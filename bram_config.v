==> flow/design.v <==
`timescale 1ns / 1ps
module bram_config (
    input wire clk,
    input wire rst,
    output reg [31:0] bram_addr,
    output reg [31:0] bram_din,
    output reg        bram_we,
    input [25:0] transfer_len     
);
    reg [5:0] step;
    reg [25:0] len_in_bytes; 
    always @(posedge clk) begin
        if (!rst) begin
            step <= 0;
            bram_addr <= 0;
            bram_din  <= 0;
            bram_we   <= 0;
            len_in_bytes <= transfer_len << 1;
        end else begin
            bram_we <= 1;
            case (step)
                0:  begin bram_addr <= 32'h00000000; bram_din <= 32'hA0010200; step <= 1; end   
                1:  begin bram_addr <= 32'h00000004; bram_din <= 32'h00000000; step <= 2; end   
                2:  begin bram_addr <= 32'h00000008; bram_din <= 32'h80000000; step <= 3; end   
                3:  begin bram_addr <= 32'h0000000C; bram_din <= 32'h00000000; step <= 4; end   
                4:  begin bram_addr <= 32'h00000018; bram_din <= {6'b000010, len_in_bytes}; step <= 5; end   
                5:  begin bram_addr <= 32'h00000100; bram_din <= 32'hA0010300; step <= 6; end   
                6:  begin bram_addr <= 32'h00000104; bram_din <= 32'h00000000; step <= 7; end   
                7:  begin bram_addr <= 32'h00000108; bram_din <= 32'h80000000; step <= 8; end   
                8:  begin bram_addr <= 32'h0000010C; bram_din <= 32'h00000000; step <= 9; end   
                9:  begin bram_addr <= 32'h00000118; bram_din <= {6'b000010, len_in_bytes}; step <= 10; end  
                10: begin bram_addr <= 32'h00000200; bram_din <= 32'hA0010000; step <= 11; end  
                11: begin bram_addr <= 32'h00000204; bram_din <= 32'h00000000; step <= 12; end  
                12: begin bram_addr <= 32'h00000208; bram_din <= 32'h80010000; step <= 13; end  
                13: begin bram_addr <= 32'h0000020C; bram_din <= 32'h00000000; step <= 14; end  
                14: begin bram_addr <= 32'h00000218; bram_din <= {6'b000001, len_in_bytes}; step <= 15; end  
                15: begin bram_addr <= 32'h00000300; bram_din <= 32'hA0010100; step <= 16; end  
                16: begin bram_addr <= 32'h00000304; bram_din <= 32'h00000000; step <= 17; end  
                17: begin bram_addr <= 32'h00000308; bram_din <= 32'h80010000; step <= 18; end  
                18: begin bram_addr <= 32'h0000030C; bram_din <= 32'h00000000; step <= 19; end  
                19: begin bram_addr <= 32'h00000318; bram_din <= {6'b000001, len_in_bytes}; step <= 20; end  
                default: bram_we <= 0;
            endcase
        end
    end
endmodule
* From RTL to reports: bram_config
Tool output for the design above, in the order of the flow.
Lines are those of the file above, counted from 1.
Operators: Yosys type, input widths -> output width; for muxes data width and select width s.
Cell names lack the library's common part.
Not given: --
- Top module :: bram_config
- Clock input :: clk
- Cell library :: sky130hd
- Library corner :: tt_025C_1v80

* Word-level counts
Source: Yosys, flattened and elaborated, memories not mapped. Widths are those after wreduce. Registers that Yosys merges into a memory's read port (data or address) are not register bits. Print and check cells do not count.
- Register bits after elaboration :: 96
- Latch bits :: 0
- Memory bits (writable) :: 0
- ROM bits :: 0
- Clocked read ports x word width :: 0
- Memories kept :: 0
- Bits of input ports :: 28
- Output and inout bits :: 65
- Word-level cells :: 37
- Add/subtract/negate cells :: 0
- $mul :: 0
- Divide/modulo/power cells :: 0
- $lt $le $gt $ge :: 0
- Eq/ne operators :: 19
- Shift-type cells :: 0
- Multiplexer cells :: 4
- Bitwise gates (word level) :: 0
- Reductions and logical operators :: 9
** Operators with widths (count)
- $pmux 32 s20 :: 1
- $pmux 32 s9 :: 1
- $pmux 6 s20 :: 1
- $eq 6x4->1 const B :: 8
- $eq 6x3->1 const B :: 4
- $eq 6x5->1 const B :: 4
- $reduce_bool 20->1 :: 1
- $reduce_or 20->1 :: 1
- $eq 6x2->1 const B :: 2
- $reduce_bool 9->1 :: 1
- $reduce_or 2->1 :: 4
- $reduce_or 8->1 :: 1
- $eq 6x1->1 const B :: 1
- $logic_not 6->1 :: 1
- $mux 1 :: 1

* Longest topological paths
Depth = most cells in a row (Yosys ltp): at word level without a register or memory, in the mapped netlist without a sequential cell, where the memories' decode and read muxes count.
- Depth in word-level cells :: 3
- ABC_AREA :: 0
- Depth in mapped cells :: 6
- Mapped depth without buffers :: 4

* Netlist
The flow's flattened synthesis, as Yosys stat reports it; memories are mapped. The netlist is that of the ABC_AREA named above (0 if unset); the other value can give another one.
The area totals of this step are shown rounded.
- Mapped cells :: 212
- Mapped area :: 0.0028 mm^2
- Sequential part of the area :: 0.0019 mm^2
- Flip-flop cells :: 80
- Buffer cells :: 38
** Cells by type
- dfxtp_1 :: count 55, area in all 1.1E+03 um^2
- edfxtp_1 :: count 25, area in all 750.72 um^2
- a22o_2 :: count 23, area in all 230.221 um^2
- buf_4 :: count 30, area in all 225.216 um^2
- and2_1 :: count 18, area in all 112.608 um^2
- buf_12 :: count 2, area in all 40.038 um^2
- a211oi_1 :: count 4, area in all 30.029 um^2
- nor2_1 :: count 8, area in all 30.029 um^2
- a21oi_1 :: count 5, area in all 25.024 um^2
- nand4_1 :: count 4, area in all 25.024 um^2
- nor3_1 :: count 5, area in all 25.024 um^2
- nor4_1 :: count 4, area in all 25.024 um^2
- buf_6 :: count 2, area in all 22.522 um^2
- or4_1 :: count 3, area in all 22.522 um^2
- nor4_4 :: count 1, area in all 21.27 um^2
- o2bb2ai_1 :: count 2, area in all 17.517 um^2
- clkbuf_1 :: count 4, area in all 15.014 um^2
- or3_1 :: count 2, area in all 12.512 um^2
Other cell types: 13; their cells: 15.

* Worst setup path after synthesis
Path of least setup slack by OpenSTA after synthesis, without wires, with an ideal clock, recovery checks aside; 20% of the period is set as input and as output delay. Where synthesis merged equal registers, the netlist keeps one of their names.
- Path kind :: register to register
- Start :: reg step
- End :: reg bram_din[10]
- Clock period :: 2.11 ns
- Library setup time :: 0.058 ns
- Time at the first pin :: 0.000 ns
- Data arrival time :: 1.918 ns
- Data required time :: 2.052 ns
- Slack :: 0.134 ns
- Path delay :: 1.976 ns
- Driving pins on the path :: 7
- Buffers on the path :: 2
- Synthesis period reached :: 1.976 ns
"path delay" is the arrival time less input delay plus setup time.
"driving pins on the path" counts driving pins, that of a launching flip-flop among them; a cell with two outputs on the path counts twice.
"synthesis period reached" is the clock period less the worst setup slack; recovery checks do not enter. This is arithmetic on one report: input and output delays are still those of the set period (20% each).
Where an end lacks its bit number, it is one bit of the signal, or one of the new flip-flops if synthesis recoded a state register.
At most two assigning lines are given for a register; there are more.
- Cell sequence :: dfxtp_1 or4_4 nor4_4 and3_1 buf_6 buf_12 a22o_2
** RTL lines, path after synthesis
- from (decl) :: RTL line 10 : reg [5:0] step;
- from (assign) :: RTL line 14 : step <= 0;
- from (assign) :: RTL line 22 : 0:  begin bram_addr <= 32'h00000000; bram_din <= 32'hA0010200; step <= 1; end
- to (assign) :: RTL line 16 : bram_din  <= 0;
- to (assign) :: RTL line 22
- to (decl) :: RTL line 6 : output reg [31:0] bram_din,
No chain of elaborated cells between the ends is given.

* Worst path after layout
From the final timing report of flow run A: the path of least setup slack in the routed layout; clock arrival at registers is part of the times.
- Path kind :: register to register
- Start :: reg step
- End :: reg bram_din[19]
- Clock period :: 3.25 ns
- Library setup time :: 0.05 ns
- Time at the first pin :: 0.35 ns
- Data arrival time :: 2.50 ns
- Data required time :: 3.55 ns
- Slack :: 1.05 ns
- Driving pins on the path :: 6
- Buffers on the path :: 1
Where an end lacks its bit number, it is one bit of the signal, or one of the new flip-flops if synthesis recoded a state register.
The rows between start and end are the longest chain of elaborated cells between them; the timing report does not say that the signal goes this way. Where chains are equally long, one stands for them.
Each line given opens the expression or statement behind the cell; cells for indexed reads and writes are added by Yosys, which also makes memories of some case tables.
At most two assigning lines are given for a register; there are more.
- Cell sequence :: dfxtp_1 or4_1 nor4_4 and3_1 buf_4 a22o_2
- Length of the longest elaborated chain :: 3
- Elaborated cells on any way between the ends :: 27
- Source lines of those cells :: 1
- Classes of those cells :: 19 x eq/ne; 1 x mux; 7 x reduce/logical
** RTL lines, path after layout
- from (decl) :: RTL line 10 : reg [5:0] step;
- from (assign) :: RTL line 14 : step <= 0;
- from (assign) :: RTL line 22 : 0:  begin bram_addr <= 32'h00000000; bram_din <= 32'hA0010200; step <= 1; end
- $eq 6x5->1 :: RTL line 21 : case (step)
- $reduce_or 2->1
- $pmux 32 s9 :: RTL line 21
- to (assign) :: RTL line 22
- to (assign) :: RTL line 23 : 1:  begin bram_addr <= 32'h00000004; bram_din <= 32'h00000000; step <= 2; end
- to (decl) :: RTL line 6 : output reg [31:0] bram_din,

Hand-over note for bram_config

2 stored runs of bram_config in the flow (synthesis by Yosys, layout by OpenROAD, sky130hd cells), in arbitrary order. Constraints: input delay and output delay 20% of the set period each, output load 0.01 pF.
"achieved period": clock period set for the run, less the worst setup slack. It is reckoned from that one timing run; input and output delays stay at 20% of the period that was set.
"time of the worst setup path" = time allowed to the worst setup path (clock period - input delay - output delay, where it has them) - its slack; a late launch clock adds to it, a late capture clock takes from it.
"total power of the final layout": no workload was simulated; the value follows from the tool's default switching activity.
The measured numbers are rounded.

** Flow run A
- Settings :: period_ns=3.25; CORE_UTILIZATION=64; SETUP_SLACK_MARGIN=-0.25; CELL_PAD_IN_SITES_GLOBAL_PLACEMENT=1; CTS_CLUSTER_SIZE=38; CAP_MARGIN=40; CORE_MARGIN=2; SLEW_MARGIN=20
- Total negative slack :: 0.000 ns
- Post-route worst hold slack :: 0.46 ns
- Area of the synthesized netlist :: 0.0028 mm^2
- Area of the die :: 0.005 mm^2
- Final utilization :: 83%
- Time of the worst setup path :: 2.20 ns
- Worst path kind :: register to register
- Standard-cell area after layout :: 0.0036 mm^2
- Total power of the final layout :: 0.002 W
- Setup slack of the critical path :: 1.1 ns
- Achieved period :: 2.198 ns

** Flow run B
- Settings :: period_ns=2.69; CAP_MARGIN=20; CORE_MARGIN=2; CORE_UTILIZATION=40; SLEW_MARGIN=20
- Total negative slack :: 0.000 ns
- Post-route worst hold slack :: 0.46 ns
- Area of the synthesized netlist :: 0.0028 mm^2
- Area of the die :: 0.0078 mm^2
- Final utilization :: 53%
- Time of the worst setup path :: 1.96 ns
- Worst path kind :: register to register
- Standard-cell area after layout :: 0.0036 mm^2
- Total power of the final layout :: 0.0023 W
- Setup slack of the critical path :: 0.73 ns
- Achieved period :: 1.957 ns

End of note.
