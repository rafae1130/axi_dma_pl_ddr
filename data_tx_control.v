==> flow/design.v <==
module data_transfer #(
    parameter DATA_WIDTH = 32
)(
    input  wire                     clk,
    input  wire                     resetn,
    input  wire                     start,
    input  wire                     valid_in,
    input  wire [DATA_WIDTH-1:0]   data_in,
    input  wire [25:0]              count,
    output reg  [DATA_WIDTH-1:0]   m_axis_tdata,
    output reg                     m_axis_tvalid,
    input  wire                    m_axis_tready,
    output reg                     m_axis_tlast
);
    reg [25:0] transfer_count;
    reg sending;
    reg [25:0] count_reg;
    always @(posedge clk) begin
        if (!resetn) begin
            sending         <= 1'b0;
            transfer_count  <= 0;
            m_axis_tvalid   <= 1'b0;
            m_axis_tlast    <= 1'b0;
            m_axis_tdata    <= {DATA_WIDTH{1'b0}};
            count_reg <= count;
        end else begin
            count_reg <= count;
            if (!sending) begin
                if (start && valid_in) begin
                    sending         <= 1'b1;
                    transfer_count  <= 0;
                    m_axis_tdata    <= data_in;
                    m_axis_tvalid   <= 1'b1;
                    m_axis_tlast    <= 1'b0;
                end
            end else begin
                if (m_axis_tready) begin
                    transfer_count  <= transfer_count + 1'b1;
                    m_axis_tdata    <= data_in;
                    if (transfer_count == count_reg - 2) begin
                        m_axis_tlast <= 1'b1;
                    end else begin
                        m_axis_tlast <= 1'b0;
                    end
                    if (transfer_count == count_reg - 1) begin
                        sending       <= 1'b0;
                        m_axis_tvalid <= 1'b0;
                        m_axis_tlast  <= 1'b0;
                    end
                end
            end
        end
    end
endmodule
Tool chain data of data_transfer. The steps from the RTL of data_transfer to its reports follow in flow order. Lines are those of the file above, counted from 1. Library cell names are shortened. A cell with -- has no value.

Top: data_transfer. Clock: clk. Library: sky130hd. Corner: tt_025C_1v80.

After elaboration. Yosys after proc, flatten, opt, wreduce and memory -nomap, before mapping. Memory bits, and registers merged into a memory's read port (data or address), are not among the register bits. Print and check cells are not counted. Equal cells are merged and count once.

Register bits after elaboration: 87. The entry for input bits reads 63. The figure for output and inout port bits is 34. For cells after elaboration the number is 36.

The entry for $add $sub $neg reads 3. The entry for eq/ne operators reads 4. The figure for multiplexer cells is 19. Under reductions and logical operators stands 4.

Operators by type and width (number): two-way mux 32 bit (3); two-way mux 26 bit (3); == test 26 x 32 -> 1 bit (2); subtractor 26 x 1 -> 27 bit (second input constant) (1); subtractor 26 x 2 -> 27 bit (second input constant) (1); adder 26 x 1 -> 26 bit (second input constant) (1); two-way mux 1 bit (13); AND reduction 3 bit (1); inequality test 2 x 1 -> 1 bit (second input constant) (1); inequality test 2 bit (second input constant) (1); AND reduction 2 bit (1); nonzero test 2 bit (1); logical AND 1 bit (1).

Longest topological paths. Depth = most cells in a row (Yosys ltp): at word level without a register or memory, in the mapped netlist without a sequential cell, where the memories' decode and read muxes count.

For word-level depth the number is 6. The figure for ABC_AREA is 0. Under depth in mapped cells stands 10. Under gate-level depth less buffers stands 9.

After synthesis. Source: synth_stat.txt of the flow (Yosys; design flattened, memories mapped). It holds for the ABC_AREA given above (unset counts as 0); a run with the other value may have another netlist. The area totals of this step are shown rounded.

Cells by type (number): dfxtp_1 (87); nand2_1 (101); xor2_1 (37); xnor2_1 (36); a21boi_0 (33); nor2_1 (47); nand3_1 (21); and3_1 (15); nand4_1 (12); clkbuf_1 (17); nor4_2 (4); nor4_1 (7); nor4_4 (2); a21oi_1 (8); mux2i_1 (4); nor3_1 (8); ha_1 (3); o21ai_0 (7).

Not listed: further types 33, cells in them 70.

For cells in the netlist the number is 519. The figure for chip area (Yosys) is 4358 um^2. Under sequential area stands 1742 um^2. The figure for mapped flip-flops is 87. For buffer cells the number is 24.

Timing after synthesis. Source: OpenSTA report_checks on the synthesized netlist (no wires, ideal clock, input and output delay 20% of the period each), path of least setup slack; recovery checks are left aside. Register names are those of the netlist, which keeps one name where synthesis merged equal registers.

Path kind: flip-flop to flip-flop. Start point: reg count_reg[1]. End point: reg m_axis_tvalid. For period the number is 2770 ps. Library setup time: 133 ps. The entry for data arrival time reads 2216 ps. The entry for data required time reads 2637 ps. For setup slack the number is 421 ps. Under delay of the path stands 2349 ps. The figure for stages is 11. The entry for buffers on the path reads 1. The figure for period reached after synthesis is 2349 ps.

"delay of the path" = arrival - input delay + setup time. "stages": output pins that drive a net of the path, with the launching flip-flop's if there is one; two outputs of one cell count as two. "period reached after synthesis" is the clock period less the worst setup slack; recovery checks do not enter. This is arithmetic on one report: input and output delays are still those of the set period (20% each). Between the ends stands the longest chain of elaborated cells between them, by number of cells; it is not shown to be the way that was timed. Of several equally long chains one is given. A line is the first line of the expression or statement that the cell stems from. Yosys adds cells for indexed reads and writes and turns some case tables into memories. A register here has more assigning lines than the two given.

Cell sequence: dfxtp_1 -> inv_1 -> ha_1 -> buf_2 -> nor2b_1 -> nand2_1 -> or3_1 -> a221oi_1 -> nand4_1 -> nor4_2 -> a21oi_1. For cells in the longest elaborated chain the number is 5. Under elaborated cells on any way between the ends stands 7. For RTL lines with such cells the number is 3. Those cells by class: 1 x add/sub; 2 x eq/ne; 3 x mux; 1 x reduce/logical.

Ends and longest elaborated chain, post-synthesis: start: declaration (line 17) `reg [25:0] count_reg;`; start: assignment (line 25) `count_reg <= count;`; start: assignment (line 27) `count_reg <= count;`; subtractor 26 x 1 -> 27 bit (line 45) `if (transfer_count == count_reg - 1) begin`; == test 26 x 32 -> 1 bit (line 45); two-way mux 1 bit (line 45); two-way mux 1 bit (line 37) `if (m_axis_tready) begin`; two-way mux 1 bit (line 28) `if (!sending) begin`; end: assignment (line 22) `m_axis_tvalid   <= 1'b0;`; end: assignment (line 33) `m_axis_tvalid   <= 1'b1;`; end: declaration (line 11) `output reg                     m_axis_tvalid,`.

Timing after layout. Path of least setup slack in the final report of run B (OpenROAD, finished layout, wires in). Where an end is a register, its clock arrival counts in the times. The report prints the path's times to 10 ps; the period is as set.

Path kind: flip-flop to flip-flop. Start point: reg count_reg[1]. End point: reg m_axis_tvalid. For period the number is 3520 ps. Library setup time: 130 ps. The entry for data arrival time reads 3160 ps. The entry for data required time reads 3720 ps. For setup slack the number is 560 ps. The figure for stages is 10. The entry for buffers on the path reads 0.

Between the ends stands the longest chain of elaborated cells between them, by number of cells; it is not shown to be the way that was timed. Of several equally long chains one is given. A register here has more assigning lines than the two given.

Cell sequence: dfxtp_1 -> inv_1 -> ha_1 -> nor2b_1 -> nand2_1 -> or4_1 -> a211oi_1 -> o31ai_1 -> nor4_2 -> a21oi_1. For cells in the longest elaborated chain the number is 5. Under elaborated cells on any way between the ends stands 7. For RTL lines with such cells the number is 3. Those cells by class: 1 x add/sub; 2 x eq/ne; 3 x mux; 1 x reduce/logical.

Ends and longest elaborated chain, after layout: start: declaration (line 17) `reg [25:0] count_reg;`; start: assignment (line 25) `count_reg <= count;`; start: assignment (line 27) `count_reg <= count;`; subtractor 26 x 1 -> 27 bit (line 45) `if (transfer_count == count_reg - 1) begin`; == test 26 x 32 -> 1 bit (line 45); two-way mux 1 bit (line 45); two-way mux 1 bit (line 37) `if (m_axis_tready) begin`; two-way mux 1 bit (line 28) `if (!sending) begin`; end: assignment (line 22) `m_axis_tvalid   <= 1'b0;`; end: assignment (line 33) `m_axis_tvalid   <= 1'b1;`; end: declaration (line 11) `output reg                     m_axis_tvalid,`.

Below are 2 stored runs of the flow (Yosys, OpenROAD; platform sky130hd) on data_transfer, each with its settings and what was measured, unordered. Constraints: input delay and output delay 20% of the set period each, output load 0.01 pF. "time used up by the worst setup path" = time allowed to the worst setup path (clock period - input delay - output delay, where it has them) - its slack; a late launch clock adds to it, a late capture clock takes from it. "power consumption" rests on the timing tool's default activity at the inputs, not on a simulated workload. "time used up by the worst setup path" is known to 10 ps. The measured numbers are rounded.

Files of run A:
==> flow/run.sh <==
#!/bin/bash
# the make line also repeats the synthesis and layout settings of config.mk as NAME=value (left out here)
make -C /OpenROAD-flow-scripts/flow DESIGN_CONFIG=/design/flow/config.mk WORK_HOME=/design/flow/orfs CLKGATE_MAP_FILE= finish
==> flow/config.mk <==
export PLATFORM = sky130hd
export DESIGN_NAME = data_transfer
export DESIGN_NICKNAME = data_transfer
export VERILOG_FILES = /design/flow/design.v
export SDC_FILE = /design/flow/constraint.sdc
export NUM_CORES = 4
export LEC_CHECK = 0
export CAP_MARGIN = 20
export CELL_PAD_IN_SITES_DETAIL_PLACEMENT = 1
export CORE_ASPECT_RATIO = 0.87
export CORE_MARGIN = 2
export CORE_UTILIZATION = 55
export CTS_CLUSTER_DIAMETER = 142
export GPL_ROUTABILITY_DRIVEN = 0
export MIN_ROUTING_LAYER = met1
export PLACE_DENSITY_LB_ADDON = 0.06
export SLEW_MARGIN = 35
==> flow/constraint.sdc <==
create_clock -name core_clock -period 3.09 [get_ports {clk}]
set_input_delay 0.6180 -clock core_clock [delete_from_list [all_inputs] [get_ports {clk}]]
set_output_delay 0.6180 -clock core_clock [all_outputs]
set_load 0.01 [all_outputs]

Outcome of run A: no results, clock tree synthesis failed with DPL-0033.

Files of run B:
==> flow/run.sh <==
#!/bin/bash
# the make line also repeats the synthesis and layout settings of config.mk as NAME=value (left out here)
make -C /OpenROAD-flow-scripts/flow DESIGN_CONFIG=/design/flow/config.mk WORK_HOME=/design/flow/orfs CLKGATE_MAP_FILE= finish
==> flow/config.mk <==
export PLATFORM = sky130hd
export DESIGN_NAME = data_transfer
export DESIGN_NICKNAME = data_transfer
export VERILOG_FILES = /design/flow/design.v
export SDC_FILE = /design/flow/constraint.sdc
export NUM_CORES = 4
export LEC_CHECK = 0
export CAP_MARGIN = 20
export CELL_PAD_IN_SITES_GLOBAL_PLACEMENT = 1
export CORE_ASPECT_RATIO = 1.14
export CORE_MARGIN = 7
export CORE_UTILIZATION = 40
export PLACE_DENSITY = 0.77
export SLEW_MARGIN = 40
==> flow/constraint.sdc <==
create_clock -name core_clock -period 3.52 [get_ports {clk}]
set_input_delay 0.7040 -clock core_clock [delete_from_list [all_inputs] [get_ports {clk}]]
set_output_delay 0.7040 -clock core_clock [all_outputs]
set_load 0.01 [all_outputs]

Results of run B. The netlist area reported by Yosys reads 4358 um^2. For the total die area the run shows 14020 um^2. The standard-cell area after layout is 5723 um^2. The measured utilization in the final report is 0.542. The worst setup slack after layout reads 563 ps. For the sum of negative setup slack the run shows 0 ps. The measured worst hold slack is 458 ps. The measured power consumption is 2323 µW. The measured time used up by the worst setup path is 2960 ps. Worst setup path kind: flip-flop to flip-flop.
